==> flow/design.v <==
`timescale 1ns / 1ps
module Idecode32(
output [31:0] read_data_1,
output [31:0] read_data_2,
input [31:0] Instruction, 
input [31:0] read_data, 
input [31:0] ALU_result, 
input Jal,
input RegWrite,
input MemtoReg, 
input RegDst, 
output [31:0] imme_extend, 
input clock,
input reset,
input [31:0] opcplus4  
    );
    wire[4:0] rs=Instruction[25:21];
    wire[4:0] rt=Instruction[20:16];
    wire[4:0] rd=Instruction[15:11];
    wire [15:0] immediate=Instruction[15:0];
    reg [4:0] write_reg_input;
    reg [31:0] write_data_input;
    always @(*) begin
    if(Jal) begin
        write_reg_input = 5'd31;
    end else if(RegDst) begin
        write_reg_input = rd;
    end else begin
        write_reg_input = rt;
    end
    end
    always @(*) begin
    if(Jal) begin
        write_data_input = opcplus4;
    end else if(MemtoReg) begin
        write_data_input = read_data;
    end else begin
        write_data_input = ALU_result;
    end
    end
    reg[31:0] data[31:0];
    always @(posedge clock) begin
    if(reset) begin
        data[0] <= 32'b0;
        data[1] <= 32'b0;
        data[2] <= 32'b0;
        data[3] <= 32'b0;
        data[4] <= 32'b0;
        data[5] <= 32'b0;
        data[6] <= 32'b0;
        data[7] <= 32'b0;
        data[8] <= 32'b0;
        data[9] <= 32'b0;
        data[10] <= 32'b0;
        data[11] <= 32'b0;
        data[12] <= 32'b0;
        data[13] <= 32'b0;
        data[14] <= 32'b0;
        data[15] <= 32'b0;
        data[16] <= 32'b0;
        data[17] <= 32'b0;
        data[18] <= 32'b0;
        data[19] <= 32'b0;
        data[20] <= 32'b0;
        data[21] <= 32'b0;
        data[22] <= 32'b0;
        data[23] <= 32'b0;
        data[24] <= 32'b0;
        data[25] <= 32'b0;
        data[26] <= 32'b0;
        data[27] <= 32'b0;
        data[28] <= 32'b0;
        data[29] <= 32'b0;
        data[30] <= 32'b0;
        data[31] <= 32'b0;
    end
    else begin
        if( RegWrite) begin
            data[write_reg_input] <= write_data_input;
        end
    end
    end
    assign read_data_1=data[rs];
    assign read_data_2=data[rt];
assign imme_extend = {{16{immediate[15]}}, immediate};
endmodule
Tool chain data of Idecode32
The steps from the RTL of Idecode32 to its reports follow in flow order. Line numbers count from 1 in the design file above. Library cell names are shortened. The mark n/a stands for no value.

Design top: Idecode32. Clock: clock. Standard-cell library: sky130hd. Corner: tt_025C_1v80.

Word-level counts
Counts by Yosys on the flattened word-level netlist (proc, flatten, opt, wreduce; memories kept). Register bits leave out memories and registers merged into their read ports (data or address); mux counts leave out enables and synchronous resets folded into registers. Print and check cells are left out. Cells with the same type and inputs are merged into one. Memory sizes are those after Yosys's memory passes, which may raise the word count (mostly to a power of two), join words into wider ones and drop unused or constant bits.

The figure for register bits after elaboration is 0. The entry for bits in writable memories reads 1024. Under memories kept stands 1. Input port bits: 134. The entry for output and inout bits reads 96. For word-level cells the number is 12.

Memory list: data (words 32, bits a word 32, RTL line 41) `reg[31:0] data[31:0];`.

For muxes and demuxes the number is 11.

Operators by type and width (number): 32-bit two-way mux (4); 5-bit two-way mux (4); 1-bit two-way mux (3).

Longest topological paths
Yosys ltp: most cells in a row. Word level: on the elaborated netlist, between registers, memories and ports. Mapped: between sequential cells and ports; inverters and the memories' decode and read muxes count.

The figure for word-level depth is 4. For ABC_AREA the number is 1. The figure for mapped depth is 12. For gate-level depth less buffers the number is 9.

Mapped cells and area
Source: synth_stat.txt of the flow (Yosys; design flattened, memories mapped). It holds for the ABC_AREA given above (unset counts as 0); a run with the other value may have another netlist. Totals and module areas in this step are rounded.

Cells by type (number): edfxtp_1 (1024); nand2_1 (3018); nand3_1 (1569); nor2_1 (1037); clkbuf_1 (595); buf_4 (32); buf_1 (49); o21ai_1 (33); inv_1 (14); nor3_2 (3); inv_2 (6); buf_2 (3); nor2_2 (2); nor3_1 (2); a21oi_1 (1); clkinv_1 (1).

Under cells in the netlist stands 7389. The figure for mapped area is 56800 um^2. The figure for sequential part of the area is 30700 um^2. Under mapped flip-flops stands 1024. Buffers: 679.

Path before layout
Path of least setup slack by OpenSTA after synthesis, without wires, with an ideal clock, recovery checks aside; 20% of the period is set as input and as output delay. Where synthesis merged equal registers, the netlist keeps one of their names.

Kind: input to register. Start: input port Instruction[16]. End: memory data[1][0]. The figure for period is 4.09 ns. Under setup time stands 0.389 ns. The figure for launch time at the first pin is 0.818 ns. The figure for arrival is 2.773 ns. Under slack stands 0.927 ns. The figure for delay of the path is 2.344 ns. For driving pins on the path the number is 8. For synthesis period reached the number is 3.163 ns.

"delay of the path" = arrival - input delay + setup time. "driving pins on the path": output pins that drive a net of the path, with the launching flip-flop's if there is one; two outputs of one cell count as two. "synthesis period reached" is the clock period less the worst setup slack; recovery checks do not enter. This is arithmetic on one report: input and output delays are still those of the set period (20% each). Between the ends stands the longest chain of elaborated cells between them, by number of cells; it is not shown to be the way that was timed. Of several equally long chains one is given. Each line given opens the expression or statement behind the cell; cells for indexed reads and writes are added by Yosys, which also makes memories of some case tables.

Cells stage by stage: buf_2 inv_2 o21ai_1 nand3_1 nor2_2 nand2_1 clkbuf_1 nand2_1. For length of the longest elaborated chain the number is 4. Elaborated cells on any way between the ends: 4. The figure for RTL lines with such cells is 4. Those cells by class: mux: 4.

Ends and longest elaborated chain, after synthesis: start, declared (RTL line 5) `input [31:0] Instruction,`; 5-bit two-way mux (RTL line 26) `end else if(RegDst) begin`; 5-bit two-way mux (RTL line 24) `if(Jal) begin`; 5-bit two-way mux (RTL line 78) `if( RegWrite) begin`; 5-bit two-way mux (RTL line 43) `if(reset) begin`; end, declared (RTL line 41) `reg[31:0] data[31:0];`.

Timing after layout
From the final timing report of run A: the path of least setup slack in the routed layout; clock arrival at registers is part of the times.

Kind: input to output. Start: input port Instruction[16]. End: output port read_data_2[14]. The figure for period is 4.39 ns. For output delay the number is 0.88 ns. The figure for launch time at the first pin is 0.88 ns. The figure for arrival is 3.30 ns. Under slack stands 0.21 ns. For driving pins on the path the number is 11.

Between the ends stands the longest chain of elaborated cells between them, by number of cells; it is not shown to be the way that was timed. Of several equally long chains one is given. A memory read counts as a cell of the chain, while the word-level depth stops at memories.

Cells stage by stage: buf_8 buf_4 nand2_1 nand3_1 nand3_1 nand2_1 nand2_1 nand2_1 nand2_1 nand2_1 clkdlybuf4s50_1. For length of the longest elaborated chain the number is 1. Elaborated cells on any way between the ends: 1. The figure for RTL lines with such cells is 1. Those cells by class: memory: 1.

Ends and longest elaborated chain, post-layout: start, declared (RTL line 5) `input [31:0] Instruction,`; memory read 32 x 32 bit (RTL line 41) `reg[31:0] data[31:0];`; end, declared (RTL line 4) `output [31:0] read_data_2,`.

==> runs of Idecode32 <==
Measured results for Idecode32: 2 stored runs of the Yosys and OpenROAD flow on sky130hd. The settings differ; the order carries no meaning. The constraints put input and output delay at 20% of the set period each and load the outputs with 0.01 pF. "period achieved" means the clock period less the worst setup slack. The figure is calculated, with input and output delays left at 20% of the set period. By "worst setup path time" is meant the share of the clock period that the worst setup path is allowed (20% is reserved at inputs, 20% at outputs), minus its slack. Clock arrival times at its registers enter into it. By "total power after layout" is meant OpenSTA's value without simulated activity: inputs other than the clock are taken to toggle once in ten clock periods, and the tool carries that through the logic. Values from the reports are rounded here.

Files of run A:
==> flow/run.sh <==
#!/bin/bash
# the make line also repeats the synthesis and layout settings of config.mk as NAME=value (left out here)
make -C /OpenROAD-flow-scripts/flow DESIGN_CONFIG=/design/flow/config.mk WORK_HOME=/design/flow/orfs CLKGATE_MAP_FILE= finish
==> flow/config.mk <==
export PLATFORM = sky130hd
export DESIGN_NAME = Idecode32
export DESIGN_NICKNAME = Idecode32
export VERILOG_FILES = /design/flow/design.v
export SDC_FILE = /design/flow/constraint.sdc
export NUM_CORES = 4
export LEC_CHECK = 0
export ABC_AREA = 1
export CAP_MARGIN = 20
export CELL_PAD_IN_SITES_DETAIL_PLACEMENT = 1
export CELL_PAD_IN_SITES_GLOBAL_PLACEMENT = 1
export CORE_MARGIN = 2
export CORE_UTILIZATION = 24
export CTS_CLUSTER_DIAMETER = 236
export HOLD_SLACK_MARGIN = 0.22
export MAX_ROUTING_LAYER = met4
export PLACE_DENSITY_LB_ADDON = 0.29
export SLEW_MARGIN = 5
==> flow/constraint.sdc <==
create_clock -name core_clock -period 4.39 [get_ports {clock}]
set_input_delay 0.8780 -clock core_clock [delete_from_list [all_inputs] [get_ports {clock}]]
set_output_delay 0.8780 -clock core_clock [all_outputs]
set_load 0.01 [all_outputs]

Results of run A. The final worst hold slack comes to 1.10 ns. The worst setup path time comes to 2.42 ns. Worst setup path type: input to output. The final setup TNS comes to 0.000 ns. The chip area in the Yosys report comes to 56800 um^2. The total power after layout is 0.0258 W. For the utilization of the finished layout the run shows 28.9 %. The standard-cell area after routing is 68100 um^2. The worst slack on setup checks reads 0.211 ns. The period achieved stands at 4.179 ns. The die area reads 241000 um^2.

Files of run B:
==> flow/run.sh <==
#!/bin/bash
# the make line also repeats the synthesis and layout settings of config.mk as NAME=value (left out here)
make -C /OpenROAD-flow-scripts/flow DESIGN_CONFIG=/design/flow/config.mk WORK_HOME=/design/flow/orfs CLKGATE_MAP_FILE= finish
==> flow/config.mk <==
export PLATFORM = sky130hd
export DESIGN_NAME = Idecode32
export DESIGN_NICKNAME = Idecode32
export VERILOG_FILES = /design/flow/design.v
export SDC_FILE = /design/flow/constraint.sdc
export NUM_CORES = 4
export LEC_CHECK = 0
export ABC_AREA = 0
export CAP_MARGIN = 20
export CELL_PAD_IN_SITES_DETAIL_PLACEMENT = 2
export CORE_ASPECT_RATIO = 0.66
export CORE_MARGIN = 4
export CORE_UTILIZATION = 42
export CTS_CLUSTER_DIAMETER = 169
export CTS_CLUSTER_SIZE = 71
export MIN_ROUTING_LAYER = met2
export PLACE_DENSITY = 0.84
export SLEW_MARGIN = 5
==> flow/constraint.sdc <==
create_clock -name core_clock -period 3.89 [get_ports {clock}]
set_input_delay 0.7780 -clock core_clock [delete_from_list [all_inputs] [get_ports {clock}]]
set_output_delay 0.7780 -clock core_clock [all_outputs]
set_load 0.01 [all_outputs]

Outcome of run B: not finished: routing ended with error GRT-0232.
